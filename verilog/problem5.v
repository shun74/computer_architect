==> flow/design.v <==
module problem5(
  input [1:0]  i_ctrl,
  input i_clk,
  input [15:0] i_data_0,
  input [15:0] i_data_1,
  input [15:0] i_data_2,
  input [15:0] i_data_3,
  output reg [15:0] o_data
);
  always @(posedge i_clk) begin
    case(i_ctrl)
      2'b00: o_data = i_data_0;
      2'b01: o_data = i_data_1;
      2'b10: o_data = i_data_2;
      2'b11: o_data = i_data_3;
    endcase
  end
endmodule
# == Tool chain data of problem5 ==
# The steps from the RTL of problem5 to its reports follow in flow order.
# Line numbers count from 1 in the design file above.
# Operators: Yosys type, input widths -> output width; for muxes data width and select width s.
# Cell names lack the library's common part.
# A cell with n/a has no value.
# inputs
design,problem5
clock,i_clk
lib,sky130hd
lib_corner,tt_025C_1v80

# == Word-level counts ==
# Counts by Yosys on the flattened word-level netlist (proc, flatten, opt, wreduce; memories kept). Register bits leave out memories and registers merged into their read ports (data or address); mux counts leave out enables and synchronous resets folded into registers. Print and check cells are left out. Cells with the same type and inputs are merged into one.
# bits
ff_bits,16
elab_cells,6
# op_classes
n_eq,3
muxes,1
reduce_logical,1
# ops
op,count
$pmux 16 s4,1
$eq 2x2->1 const B,2
$eq 2x1->1 const B,1
$logic_not 2->1,1

# == Logic depth ==
# Longest topological path by Yosys (ltp), each cell counted once; first at word level (registers and memories cut), then after technology mapping (sequential cells cut; the memories' decode and read muxes count).
# logic_depth
depth_word,2
ABC_AREA,0
depth_mapped,3
ltp_nobuf,1

# == Synthesis result ==
# Source: synth_stat.txt of the flow (Yosys; design flattened, memories mapped). It holds for the ABC_AREA given above (unset counts as 0); a run with the other value may have another netlist.
# Totals and module areas in this step are rounded.
# types
type,count,type_area_um2
dfxtp_1,16,320.307
mux4_2,10,225.216
mux4_1,6,157.651
buf_12,1,20.019
buf_6,1,11.261
buf_2,2,10.01
# mapped
cells,36
mapped_area_um2,744.5
seqArea_um2,320.3
flip_flops,16
buf_cells,4

# == Path before layout ==
# Source: OpenSTA report_checks on the synthesized netlist (no wires, ideal clock, input and output delay 20% of the period each), path of least setup slack; recovery checks are left aside. Register names are those of the netlist, which keeps one name where synthesis merged equal registers.
# synth_path
kind,input port to flip-flop
from,input i_ctrl[0]
to,register o_data[10]
clock_period_ns,1.7
in_delay_ns,0.340
setup_ns,0.135
launch_ns,0.340
arrival_time_ns,1.070
t_required_ns,1.565
setup_slack_ns,0.496
path_delay_ns,0.865
driving_pins,3
path_buffers,2
period_less_setup_slack_ns,1.204
# "path_delay_ns" is the arrival time less input delay plus setup time.
# "driving_pins" counts driving pins, that of a launching flip-flop among them; a cell with two outputs on the path counts twice.
# "period_less_setup_slack_ns" = period - worst setup slack (recovery checks aside). The figure is calculated, with input and output delays left at 20% of the set period.
# The rows between start and end are the longest chain of elaborated cells between them; the timing report does not say that the signal goes this way. Where chains are equally long, one stands for them.
# Each line given opens the expression or statement behind the cell; cells for indexed reads and writes are added by Yosys, which also makes memories of some case tables.
# At most two assigning lines are given for a register; there are more.
# synth_via
path_cell_list,buf_6 buf_12 mux4_2
elab_chain_len,2
cone_cells,5
lines_between,1
# synth_rtl
element,line,text
start: declaration,2,"input [1:0]  i_ctrl,"
$eq 2x2->1,11,case(i_ctrl)
$pmux 16 s4,11,
end: assignment,12,2'b00: o_data = i_data_0;
end: assignment,13,2'b01: o_data = i_data_1;
end: declaration,8,output reg [15:0] o_data

# == Path in the finished layout ==
# From the final timing report of flow run 1: the path of least setup slack in the routed layout; clock arrival at registers is part of the times.
# layout_path
kind,flip-flop to output port
from,register o_data[0]
to,output o_data[0]
clock_period_ns,1.06
output_delay_ns,0.21
launch_ns,0.29
arrival_time_ns,0.75
t_required_ns,0.85
setup_slack_ns,0.09
driving_pins,2
path_buffers,1
# At most two assigning lines are given for a register; there are more.
# layout_via
path_cell_list,dfxtp_1 buf_2
elab_chain_len,0
cone_cells,0
lines_between,0
# layout_rtl
element,line,text
start: declaration,8,output reg [15:0] o_data
start: assignment,12,2'b00: o_data = i_data_0;
start: assignment,13,2'b01: o_data = i_data_1;
end: declaration,8,

# Measured results for problem5: 2 stored runs of the Yosys and OpenROAD flow on sky130hd. The settings differ; the order carries no meaning. The constraints put input and output delay at 20% of the set period each and load the outputs with 0.01 pF.
# Values from the reports are rounded here.
# Among the settings, -- means not set for that run.
stored run,period_ns,CORE_UTILIZATION,SETUP_SLACK_MARGIN,PLACE_DENSITY_LB_ADDON,CORE_ASPECT_RATIO,CORE_MARGIN,CELL_PAD_IN_SITES_DETAIL_PLACEMENT,ABC_AREA,CTS_CLUSTER_SIZE,CAP_MARGIN,MAX_ROUTING_LAYER,SLEW_MARGIN,HOLD_SLACK_MARGIN,GPL_TIMING_DRIVEN,CTS_CLUSTER_DIAMETER,synthesis_area_um2,die_um2,fin_util_pct,final_setup_ws_ns,tns_ns
flow run 1,1.06,37,0.05,0.01,1.03,10,0,0,93,20,met5,20,--,--,--,744.5,4206,82.9,0.094,0.000
flow run 2,0.694,17,0.2,0.01,--,8,--,--,64,35,--,20,0.1,1,309,744.5,6753,36.7,-0.123,-2.335
