==> flow/design.v <==
module m_cache2(w_clk, w_adr, w_hit, w_dout, w_wadr, w_we, w_wd);
  input  wire w_clk, w_we;
  input  wire [31:0] w_adr;
  input  wire [4:0] w_wadr;
  input  wire [88:0] w_wd;
  output wire w_hit;
  output wire [31:0] w_dout;
  wire w_v;
  wire [23:0] w_tag;
  wire [31:0] w_d1, w_d2;
  reg [88:0] mem [0:31];
  always @(posedge w_clk) if (w_we) mem[w_wadr] <= w_wd;
  assign {w_v, w_tag, w_d1, w_d2} = mem[w_adr[7:3]];
  assign w_hit = w_v & (w_tag==w_adr[31:8]);
  assign w_dout = (w_adr[2]) ? w_d1 : w_d2;
  integer i; initial for (i=0; i<32; i=i+1) mem[i] = 0;\
endmodule
---- Step by step through the tools: m_cache2 ----
What the tools print for m_cache2, step after step.
Line numbers count from 1 in the design file above.
Library cell names are shortened.
The mark -- stands for no value.
set-up
  top ..................................... m_cache2
  clock port .............................. w_clk
  standard-cell library ................... sky130hd
  timing corner ........................... tt_025C_1v80

---- Elaborated design ----
Source: Yosys, flattened and elaborated, memories not mapped. Widths are those after wreduce; folded enables and synchronous resets count as part of the registers. Registers that Yosys merges into a memory's read port (data or address) are not register bits. Print and check cells do not count. Equal cells are merged and count once.
Yosys's memory passes give these memory sizes; they may raise the number of words (mostly to a power of two), join words into wider ones and drop unused or constant bits.
storage and ports
  register bits after elaboration ......... 0
  memory bits (writable) .................. 2848
  memory cells ............................ 1
  input bits .............................. 128
  output and inout port bits .............. 33
  elaborated cells ........................ 7
memories
  name  words  width  rd ports  wr ports  RTL line  RTL
  mem   32     89     1         1         11        reg [88:0] mem [0:31];
cells by class
  eq/ne operators ......................... 1
  multiplexer cells ....................... 4
  bitwise gates (word level) .............. 1
operators by type and width
  cell                  count
  two-way mux 89 bit    1
  two-way mux 32 bit    1
  equality test 24 bit  1
  two-way mux 5 bit     1
  AND 1 bit             1
  two-way mux 1 bit     1

---- Depth ----
Depth = most cells in a row (Yosys ltp): at word level without a register or memory, in the mapped netlist without a sequential cell, where the memories' decode and read muxes count.
logic depth
  depth in word-level cells ............... 2
  ABC_AREA ................................ 1
  mapped depth ............................ 19

---- Mapped cells and area ----
Yosys stat after the flow's synthesis: flattened, memories mapped to cells. It holds for the ABC_AREA given above (unset counts as 0); a run with the other value may have another netlist.
The area totals of this step are shown rounded.
cell types
  type      count  area in all (um^2)
  edfxtp_1  2848   8.55E+04
  o21ai_0   1221   6.11E+03
  nor2_1    1348   5.06E+03
  o22ai_1   637    3.99E+03
  nand2_1   1053   3.95E+03
  nand3_1   732    3.66E+03
  clkbuf_1  304    1.14E+03
  buf_2     209    1.05E+03
  buf_4     60     450.432
  o21ai_1   84     420.403
  a21oi_1   33     165.158
  buf_6     13     146.39
  buf_1     31     116.362
  o211ai_1  14     105.101
  inv_1     25     93.84
  o31ai_1   7      52.55
  nand3b_1  6      45.043
  nor3_1    9      45.043
Other cell types: 14; their cells: 21.
mapped netlist
  standard cells after synthesis .......... 8655
  chip area (Yosys) ....................... 112300 um^2
  flip-flops .............................. 2848

---- Worst setup path after synthesis ----
Source: OpenSTA report_checks on the synthesized netlist (no wires, ideal clock, input and output delay 20% of the period each), path of least setup slack; recovery checks are left aside. Register names are those of the netlist, which keeps one name where synthesis merged equal registers.
timing path post-synthesis
  path type ............................... in2reg
  from .................................... input port w_wadr[0]
  to ...................................... memory mem[8][0]
  period .................................. 5700 ps
  library setup time ...................... 537 ps
  launch time at the first pin ............ 1140 ps
  arrival ................................. 5150 ps
  slack ................................... 12 ps
  delay of the path ....................... 4547 ps
  stages .................................. 3
  buffers on the path ..................... 0
  synthesis period reached ................ 5688 ps
"delay of the path" is the arrival time less input delay plus setup time.
"stages" counts driving pins, that of a launching flip-flop among them; a cell with two outputs on the path counts twice.
"synthesis period reached" = period - worst setup slack (recovery checks aside). The figure is calculated, with input and output delays left at 20% of the set period.
The rows between start and end are the longest chain of elaborated cells between them; the timing report does not say that the signal goes this way. Where chains are equally long, one stands for them.
A line is the first line of the expression or statement that the cell stems from. Yosys adds cells for indexed reads and writes and turns some case tables into memories.
between the ends, post-synthesis
  cell sequence ........................... inv_1 nand3_1 nor2_1
  cells in the longest elaborated chain ... 1
ends and longest elaborated chain, post-synthesis
  item               RTL line  RTL
  from (decl)        4         input  wire [4:0] w_wadr;
  two-way mux 5 bit  12        always @(posedge w_clk) if (w_we) mem[w_wadr] <= w_wd;
  to (decl)          11        reg [88:0] mem [0:31];

---- Worst path after layout ----
Path of least setup slack in the final report of stored run 1 (OpenROAD, finished layout, wires in). Where an end is a register, its clock arrival counts in the times.
The report prints the path's times to 10 ps; the period is as set.
timing path post-layout
  path type ............................... in2out
  from .................................... input port w_adr[4]
  to ...................................... output port w_dout[13]
  period .................................. 10200 ps
  external output delay ................... 2040 ps
  launch time at the first pin ............ 2040 ps
  arrival ................................. 6190 ps
  slack ................................... 1970 ps
  stages .................................. 10
  buffers on the path ..................... 3
The rows between start and end are the longest chain of elaborated cells between them; the timing report does not say that the signal goes this way. Where chains are equally long, one stands for them.
A memory read counts as a cell of the chain, while the word-level depth stops at memories.
between the ends, post-layout
  cell sequence ........................... buf_8 inv_8 buf_4 o21ai_0 o22ai_1 o21ai_0 o22ai_1 nor2_1 o22ai_1 clkdlybuf4s50_1
  cells in the longest elaborated chain ... 2
ends and longest elaborated chain, post-layout
  item                  RTL line  RTL
  from (decl)           3         input  wire [31:0] w_adr;
  memory (32 x 89 bit)  11        reg [88:0] mem [0:31];
  two-way mux 32 bit    15        assign w_dout = (w_adr[2]) ? w_d1 : w_d2;
  to (decl)             7         output wire [31:0] w_dout;

Module m_cache2, platform sky130hd: 2 stored runs of the flow (Yosys, OpenROAD) with differing settings, in no particular order. Input and output delays are each 20% of the period that was set; the output load is 0.01 pF.
"worst path time" is the time allowed to the run's worst setup path (the clock period less input and output delay, where it has them) less its slack. Clock arrival times count: a late capture clock shortens it, a late launch clock lengthens it.
"worst path time" is given in steps of 10 ps.
The measured numbers are rounded.

======== stored run 1 ========
==> flow/run.sh <==
#!/bin/bash
# the make line also repeats the synthesis and layout settings of config.mk as NAME=value (left out here)
make -C /OpenROAD-flow-scripts/flow DESIGN_CONFIG=/design/flow/config.mk WORK_HOME=/design/flow/orfs CLKGATE_MAP_FILE= finish
==> flow/config.mk <==
export PLATFORM = sky130hd
export DESIGN_NAME = m_cache2
export DESIGN_NICKNAME = m_cache2
export VERILOG_FILES = /design/flow/design.v
export SDC_FILE = /design/flow/constraint.sdc
export NUM_CORES = 4
export LEC_CHECK = 0
export ABC_AREA = 1
export CAP_MARGIN = 20
export CELL_PAD_IN_SITES_DETAIL_PLACEMENT = 1
export CELL_PAD_IN_SITES_GLOBAL_PLACEMENT = 2
export CORE_MARGIN = 2
export CORE_UTILIZATION = 33
export CTS_CLUSTER_SIZE = 44
export GPL_ROUTABILITY_DRIVEN = 0
export MAX_ROUTING_LAYER = met4
export MIN_ROUTING_LAYER = met1
export PLACE_DENSITY_LB_ADDON = 0.28
export SETUP_SLACK_MARGIN = 1.49
export SLEW_MARGIN = 20
==> flow/constraint.sdc <==
create_clock -name core_clock -period 10.2 [get_ports {w_clk}]
set_input_delay 2.0400 -clock core_clock [delete_from_list [all_inputs] [get_ports {w_clk}]]
set_output_delay 2.0400 -clock core_clock [all_outputs]
set_load 0.01 [all_outputs]

-------- measured, stored run 1 --------
  smallest setup slack .................... 1969 ps
  synthesized cell area ................... 112300 um^2
  die outline area ........................ 344900 um^2
  standard-cell area after layout ......... 128500 um^2
  utilization in the final report ......... 0.379
  worst path time ......................... 4150 ps
  critical path type ...................... in2out

======== stored run 2 ========
==> flow/run.sh <==
#!/bin/bash
# the make line also repeats the synthesis and layout settings of config.mk as NAME=value (left out here)
make -C /OpenROAD-flow-scripts/flow DESIGN_CONFIG=/design/flow/config.mk WORK_HOME=/design/flow/orfs CLKGATE_MAP_FILE= finish
==> flow/config.mk <==
export PLATFORM = sky130hd
export DESIGN_NAME = m_cache2
export DESIGN_NICKNAME = m_cache2
export VERILOG_FILES = /design/flow/design.v
export SDC_FILE = /design/flow/constraint.sdc
export NUM_CORES = 4
export LEC_CHECK = 0
export ABC_AREA = 1
export CAP_MARGIN = 0
export CELL_PAD_IN_SITES_DETAIL_PLACEMENT = 0
export CORE_MARGIN = 4
export CORE_UTILIZATION = 43
export CTS_CLUSTER_DIAMETER = 113
export MAX_ROUTING_LAYER = met4
export PLACE_DENSITY = 0.74
export SETUP_SLACK_MARGIN = 0.05
export SLEW_MARGIN = 0
==> flow/constraint.sdc <==
create_clock -name core_clock -period 4.22 [get_ports {w_clk}]
set_input_delay 0.8440 -clock core_clock [delete_from_list [all_inputs] [get_ports {w_clk}]]
set_output_delay 0.8440 -clock core_clock [all_outputs]
set_load 0.01 [all_outputs]

-------- measured, stored run 2 --------
  smallest setup slack .................... -78 ps
  synthesized cell area ................... 112300 um^2
  die outline area ........................ 269300 um^2
  standard-cell area after layout ......... 132200 um^2
  utilization in the final report ......... 0.509
  worst path time ......................... 2610 ps
  critical path type ...................... in2out
