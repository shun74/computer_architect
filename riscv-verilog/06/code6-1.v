==> flow/design.v <==
module m_madd(w_clk, w_b, w_c, r_y);
  input wire w_clk;
  input wire [15:0] w_b;
  input wire [31:0] w_c;
  output reg [31:0] r_y = 0;
  reg [15:0] r_b = 0;
  reg [31:0] r_c = 0;
  always @(posedge w_clk) begin
    r_b <= w_b;
    r_c <= w_c;
    r_y <= (16'd3 * r_b) + r_c;
  end
endmodule
# == Step by step through the tools: m_madd ==
# The steps from the RTL of m_madd to its reports follow in flow order.
# Line numbers count from 1 in the design file above.
# Cell names lack the library's common part.
# A cell with n/a has no value.
# design
design,m_madd
clock_port,w_clk
library,sky130hd
lib_corner,tt_025C_1v80

# == After elaboration ==
# Yosys after proc, flatten, opt, wreduce and memory -nomap, before mapping. Enables and synchronous resets that opt folds into registers are not counted as muxes. Memory bits, and registers merged into a memory's read port (data or address), are not among the register bits. Print and check cells are not counted. Equal cells are merged and count once.
# word_totals
out_inout_bits,32
in_bits,49
word_cells,5
regBits,80
# op_classes
n_addsub,1
multipliers,1
# op_table
cell,count
2-bit by 16-bit multiplier with 18-bit output with constant A,1
18-bit by 32-bit adder with 32-bit output,1

# == Logic depth ==
# Depth = most cells in a row (Yosys ltp): at word level without a register or memory, in the mapped netlist without a sequential cell, where the memories' decode and read muxes count.
# logic_depth
ltp_word,2
abc_area,0
ltp_mapped,12
depth_no_buf,12

# == Synthesis result ==
# Yosys stat after the flow's synthesis: flattened, memories mapped to cells. It holds for the ABC_AREA given above (unset counts as 0); a run with the other value may have another netlist.
# Totals and module areas in this step are rounded.
# types
type,count
dfxtp_1,80
fa_1,16
ha_1,19
xnor2_1,14
xor2_1,14
a21oi_1,15
nand2_1,18
nor2_1,17
a21o_1,7
nand4_1,8
inv_1,10
o21ai_0,6
nor4b_4,1
buf_6,2
o311a_4,1
a31oi_1,3
o31a_1,2
nand3_1,3
# Other cell types: 18; their cells: 22.
# mapped
stdcells,258
ff_cells,80
buf_cells,4
synth_area_mm2,0.003062

# == Timing after synthesis ==
# Source: OpenSTA report_checks on the synthesized netlist (no wires, ideal clock, input and output delay 20% of the period each), path of least setup slack; recovery checks are left aside. Register names are those of the netlist, which keeps one name where synthesis merged equal registers.
# synth_timing
path_type,reg2reg
startpoint,register r_b[1]
endpoint,register r_y[19]
slack_ns,0.551
delay_ns,2.989
arrival_time_ns,2.866
t_first_pin_ns,0.000
path_stages,13
tclk_ns,3.54
synth_period_reached_ns,2.989
# "delay_ns" is the arrival time less input delay plus setup time.
# "path_stages": output pins that drive a net of the path, with the launching flip-flop's if there is one; two outputs of one cell count as two.
# "synth_period_reached_ns" = period - worst setup slack (recovery checks aside). The figure is calculated, with input and output delays left at 20% of the set period.
# The rows between start and end are the longest chain of elaborated cells between them; the timing report does not say that the signal goes this way. Where chains are equally long, one stands for them.
# Each line given opens the expression or statement behind the cell; cells for indexed reads and writes are added by Yosys, which also makes memories of some case tables.
# synth_between
cell_sequence,dfxtp_1 -> inv_1 -> fa_1 -> inv_1 -> ha_1 -> fa_1 -> a21o_1 -> a221oi_1 -> o31a_1 -> nand2_1 -> a31oi_1 -> o21ai_1 -> xor2_1
elab_chain_len,2
cells_between,2
lines_between,1
# synth_lines
element,line_no,text
start: declaration,6,reg [15:0] r_b = 0;
start: assignment,9,r_b <= w_b;
2-bit by 16-bit multiplier with 18-bit output,11,r_y <= (16'd3 * r_b) + r_c;
18-bit by 32-bit adder with 32-bit output,11,
end: assignment,11,
end: declaration,5,output reg [31:0] r_y = 0;

# == Path in the finished layout ==
# From the final timing report of stored run 1: the path of least setup slack in the routed layout; clock arrival at registers is part of the times.
# layout_timing
path_type,reg2reg
startpoint,register r_b[0]
endpoint,register r_y[19]
tclk_ns,3.11
slack_ns,0.26
arrival_time_ns,3.09
t_first_pin_ns,0.34
path_stages,13
# The rows between start and end are the longest chain of elaborated cells between them; the timing report does not say that the signal goes this way. Where chains are equally long, one stands for them.
# layout_between
cell_sequence,dfxtp_2 -> inv_2 -> fa_1 -> inv_1 -> ha_2 -> fa_2 -> a21o_1 -> a221oi_4 -> o31a_1 -> nand2_2 -> a31oi_4 -> o21ai_2 -> xor2_1
elab_chain_len,2
cells_between,2
lines_between,1
# layout_lines
element,line_no,text
start: declaration,6,reg [15:0] r_b = 0;
start: assignment,9,r_b <= w_b;
2-bit by 16-bit multiplier with 18-bit output,11,r_y <= (16'd3 * r_b) + r_c;
18-bit by 32-bit adder with 32-bit output,11,
end: assignment,11,
end: declaration,5,output reg [31:0] r_y = 0;

# Measured data: module m_madd, platform sky130hd, 2 stored runs of the flow under differing settings, order arbitrary. Input and output delays are each 20% of the period that was set; the output load is 0.01 pF.
# "clock_period_reached_ns": clock period set for the run, less the worst setup slack. It is reckoned from that one timing run; input and output delays stay at 20% of the period that was set.
# "worst_path_allowed_less_slack_ns": the worst setup path's part of the clock period (all of it between registers, 20% less for each end at a port) less its slack. A launch clock that arrives late makes it longer, a capture clock that arrives late makes it shorter.
# "totalPower_mw" is the tool's figure for a default switching activity; nothing was simulated.
# Results are given in rounded form.
# Among the settings, . means not set for that run.
run,period_ns,CORE_UTILIZATION,SETUP_SLACK_MARGIN,PLACE_DENSITY,CORE_MARGIN,ABC_AREA,GPL_TIMING_DRIVEN,GPL_ROUTABILITY_DRIVEN,CTS_CLUSTER_DIAMETER,CAP_MARGIN,SLEW_MARGIN,PLACE_DENSITY_LB_ADDON,CORE_ASPECT_RATIO,CELL_PAD_IN_SITES_DETAIL_PLACEMENT,TNS_END_PERCENT,MIN_ROUTING_LAYER,MAX_ROUTING_LAYER,setup_ws_ns,clock_period_reached_ns,ws_hold_ns,post_synth_area_mm2,cell_area_final_mm2,design_die_area_mm2,worst_path_allowed_less_slack_ns,worst_path_kind,util_pct,total_negative_slack_ns,totalPower_mw
stored run 1,3.11,48,0.29,0.56,6,0,0,1,26,25,15,.,.,.,.,.,.,0.260,2.850,0.438,0.003062,0.004364,0.008439,2.85,reg2reg,72.4,0.000,2.972
stored run 2,1.86,55,.,.,2,.,.,.,31,20,20,0.17,1.49,0,30,met2,met4,-1.061,2.921,0.445,0.003062,0.004632,0.006192,2.92,reg2reg,85.0,-20.75,5.048
